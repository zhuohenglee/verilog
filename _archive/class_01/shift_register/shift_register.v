==> flow/design.v <==
module shift_register #(
    parameter WIDTH = 32   
)(
    input  wire             clk,              
    input  wire             rst_n,            
    input  wire [1:0]       ctrl,             
    input  wire [WIDTH-1:0] d_in,             
    input  wire             serial_in_left,   
    input  wire             serial_in_right,  
    output reg  [WIDTH-1:0] q_out             
);
    always @(posedge clk or negedge rst_n) begin
        if (!rst_n) begin
            q_out <= {WIDTH{1'b0}};
        end
        else begin
            case (ctrl)
                2'b00: begin
                    q_out <= q_out;
                end
                2'b01: begin
                    q_out <= {serial_in_right, q_out[WIDTH-1:1]};
                end
                2'b10: begin
                    q_out <= {q_out[WIDTH-2:0], serial_in_left};
                end
                2'b11: begin
                    q_out <= d_in;
                end
                default: begin
                    q_out <= q_out;
                end
            endcase
        end
    end
endmodule
### Step by step through the tools: shift_register

Tool output for the design above, in the order of the flow.
Line numbers count from 1 in the design file above.
Operators carry their Yosys type and port widths (W data, S select, Z words).
Cell names lack the library's common part.
The mark - stands for no value.

| design | value |
|---|---|
| top | shift_register |
| clock input | clk |
| cell library | sky130hd |
| timing corner | tt_025C_1v80 |

### After elaboration

Yosys after proc, flatten, opt, wreduce and memory -nomap, before mapping. Memory bits, and registers merged into a memory's read port (data or address), are not among the register bits. Print and check cells are not counted. Equal cells are merged and count once.

| cells by class | value |
|---|---|
| $lt $le $gt $ge | 0 |
| divide/modulo/power cells | 0 |
| add/subtract/negate cells | 0 |
| bitwise gates (word level) | 0 |
| equality and inequality tests | 3 |
| shifts and indexed selects | 0 |
| multiplexer cells | 1 |
| $mul | 0 |
| reductions and logical operators | 1 |

Operators with widths:

| cell | number |
|---|---|
| $pmux W32 S3 | 1 |
| $eq A2 B2 Y1 const B | 2 |
| $eq A2 B1 Y1 const B | 1 |
| $logic_not A2 Y1 | 1 |

| storage and ports | value |
|---|---|
| word width x clocked read ports | 0 |
| cells after elaboration | 6 |
| input bits | 38 |
| memory bits (writable) | 0 |
| latch bits | 0 |
| bits in read-only memories | 0 |
| memories | 0 |
| register bits | 32 |
| output and inout bits | 32 |

### Logic depth

Longest topological path by Yosys (ltp), each cell counted once; first at word level (registers and memories cut), then after technology mapping (sequential cells cut; the memories' decode and read muxes count).

| depth | value |
|---|---|
| depth after elaboration | 2 |
| ABC_AREA | 1 |
| gate-level depth with buffers | 7 |
| depth with buffers taken out | 5 |

### After synthesis

The flow's flattened synthesis, as Yosys stat reports it; memories are mapped. The netlist is that of the ABC_AREA named above (0 if unset); the other value can give another one.
The area totals of this step are shown rounded.

Cell types:

| cell | number | total area (um^2) |
|---|---|---|
| dfrtp_1 | 32 | 800.768 |
| nand2_1 | 127 | 476.707 |
| nand3_1 | 93 | 465.446 |
| buf_2 | 14 | 70.067 |
| clkbuf_1 | 8 | 30.029 |
| inv_1 | 3 | 11.261 |
| nor2_1 | 3 | 11.261 |
| buf_4 | 1 | 7.507 |
| nor2_2 | 1 | 6.256 |
| a21oi_1 | 1 | 5.005 |
| inv_2 | 1 | 3.754 |

| synthesis totals | value |
|---|---|
| mapped area | 0.00189 mm^2 |
| cell count | 284 |
| mapped flip-flops | 32 |

### Path before layout

Source: OpenSTA report_checks on the synthesized netlist (no wires, ideal clock, input and output delay 20% of the period each), path of least setup slack; recovery checks are left aside. Register names are those of the netlist, which keeps one name where synthesis merged equal registers.

| path post-synthesis | value |
|---|---|
| path type | in2reg |
| from | input port ctrl[0] |
| to | register q_out[17] |
| setup time | 0.117 ns |
| stages | 6 |
| clock period | 1.34 ns |
| setup slack | 0.274 ns |
| delay of the path | 0.798 ns |
| path buffers | 2 |
| arrival time | 0.949 ns |
| synthesis period reached | 1.066 ns |

"delay of the path" = arrival - input delay + setup time.
"stages" counts driving pins, that of a launching flip-flop among them; a cell with two outputs on the path counts twice.
"synthesis period reached" = period - worst setup slack (recovery checks aside). The figure is calculated, with input and output delays left at 20% of the set period.
Between the ends stands the longest chain of elaborated cells between them, by number of cells; it is not shown to be the way that was timed. Of several equally long chains one is given.
Each line given opens the expression or statement behind the cell; cells for indexed reads and writes are added by Yosys, which also makes memories of some case tables.
A register here has more assigning lines than the two given.

| on the way, post-synthesis | value |
|---|---|
| cell sequence | buf_4 nor2_2 inv_1 clkbuf_1 nand2_1 nand2_1 |
| cells in the longest elaborated chain | 2 |
| elaborated cells between the ends (all ways) | 5 |

Ends and longest elaborated chain, post-synthesis:

| element | line | text |
|---|---|---|
| start: declaration | 6 | `input  wire [1:0]       ctrl,` |
| $eq A2 B2 Y1 | 17 | `case (ctrl)` |
| $pmux W32 S3 | 17 |  |
| end: assignment | 19 | `q_out <= q_out;` |
| end: assignment | 22 | `q_out <= {serial_in_right, q_out[WIDTH-1:1]};` |
| end: declaration | 10 | `output reg  [WIDTH-1:0] q_out` |

### Timing after layout

Path of least setup slack in the final report of record 2 (OpenROAD, finished layout, wires in). Where an end is a register, its clock arrival counts in the times.

| path post-layout | value |
|---|---|
| path type | reg2out |
| from | register q_out[10] |
| to | output port q_out[10] |
| arrival time | 0.85 ns |
| clock period | 0.793 ns |
| path buffers | 1 |
| output delay | 0.16 ns |
| setup slack | -0.21 ns |
| stages | 2 |

A register here has more assigning lines than the two given.

| on the way, post-layout | value |
|---|---|
| cell sequence | dfrtp_1 buf_2 |
| cells in the longest elaborated chain | 0 |
| elaborated cells between the ends (all ways) | 0 |

Ends and longest elaborated chain, post-layout:

| element | line | text |
|---|---|---|
| start: declaration | 10 | `output reg  [WIDTH-1:0] q_out` |
| start: assignment | 19 | `q_out <= q_out;` |
| start: assignment | 22 | `q_out <= {serial_in_right, q_out[WIDTH-1:1]};` |
| end: declaration | 10 |  |

Hand-over note for shift_register

Below are 2 stored runs of the flow (Yosys, OpenROAD; platform sky130hd) on shift_register, each with its settings and what was measured, unordered. Constraints: input delay and output delay 20% of the set period each, output load 0.01 pF.
By "worst path time" is meant the share of the clock period that the worst setup path is allowed (20% is reserved at inputs, 20% at outputs), minus its slack. Clock arrival times at its registers enter into it.
"total power after layout" is the tool's figure for a default switching activity; nothing was simulated.
Values from the reports are rounded here.
Settings: - = not set for that run.
Results: - = not shown.

| run | period_ns | CORE_UTILIZATION | PLACE_DENSITY_LB_ADDON | CORE_ASPECT_RATIO | CELL_PAD_IN_SITES_GLOBAL_PLACEMENT | TNS_END_PERCENT | ABC_AREA | GPL_ROUTABILITY_DRIVEN | CTS_CLUSTER_DIAMETER | CAP_MARGIN | SLEW_MARGIN | MIN_ROUTING_LAYER | CORE_MARGIN | SETUP_SLACK_MARGIN | MAX_ROUTING_LAYER | worst path time (ns) | worst setup path kind | sum of negative setup slack (ns) | Yosys chip area after synthesis (mm^2) | overall die area (mm^2) | setup slack of the worst path (ns) | total power after layout (mW) | utilization after routing |
|---|---|---|---|---|---|---|---|---|---|---|---|---|---|---|---|---|---|---|---|---|---|---|---|
| record 1 | 1.0 | 51 | 0.29 | 0.66 | 2 | 25 | 0 | 1 | 266 | 40 | 15 | met2 | 2 | - | - | - | - | - | - | - | - | - | - |
| record 2 | 0.793 | 43 | 0.15 | - | - | - | 1 | - | - | 20 | 35 | - | 2 | 0.12 | met4 | 0.85 | reg2out | -8.75 | 0.00189 | 0.00494 | -0.214 | 5.64 | 0.776 |

Record 1: unfinished; error FLW-0024 in placement

End of note.
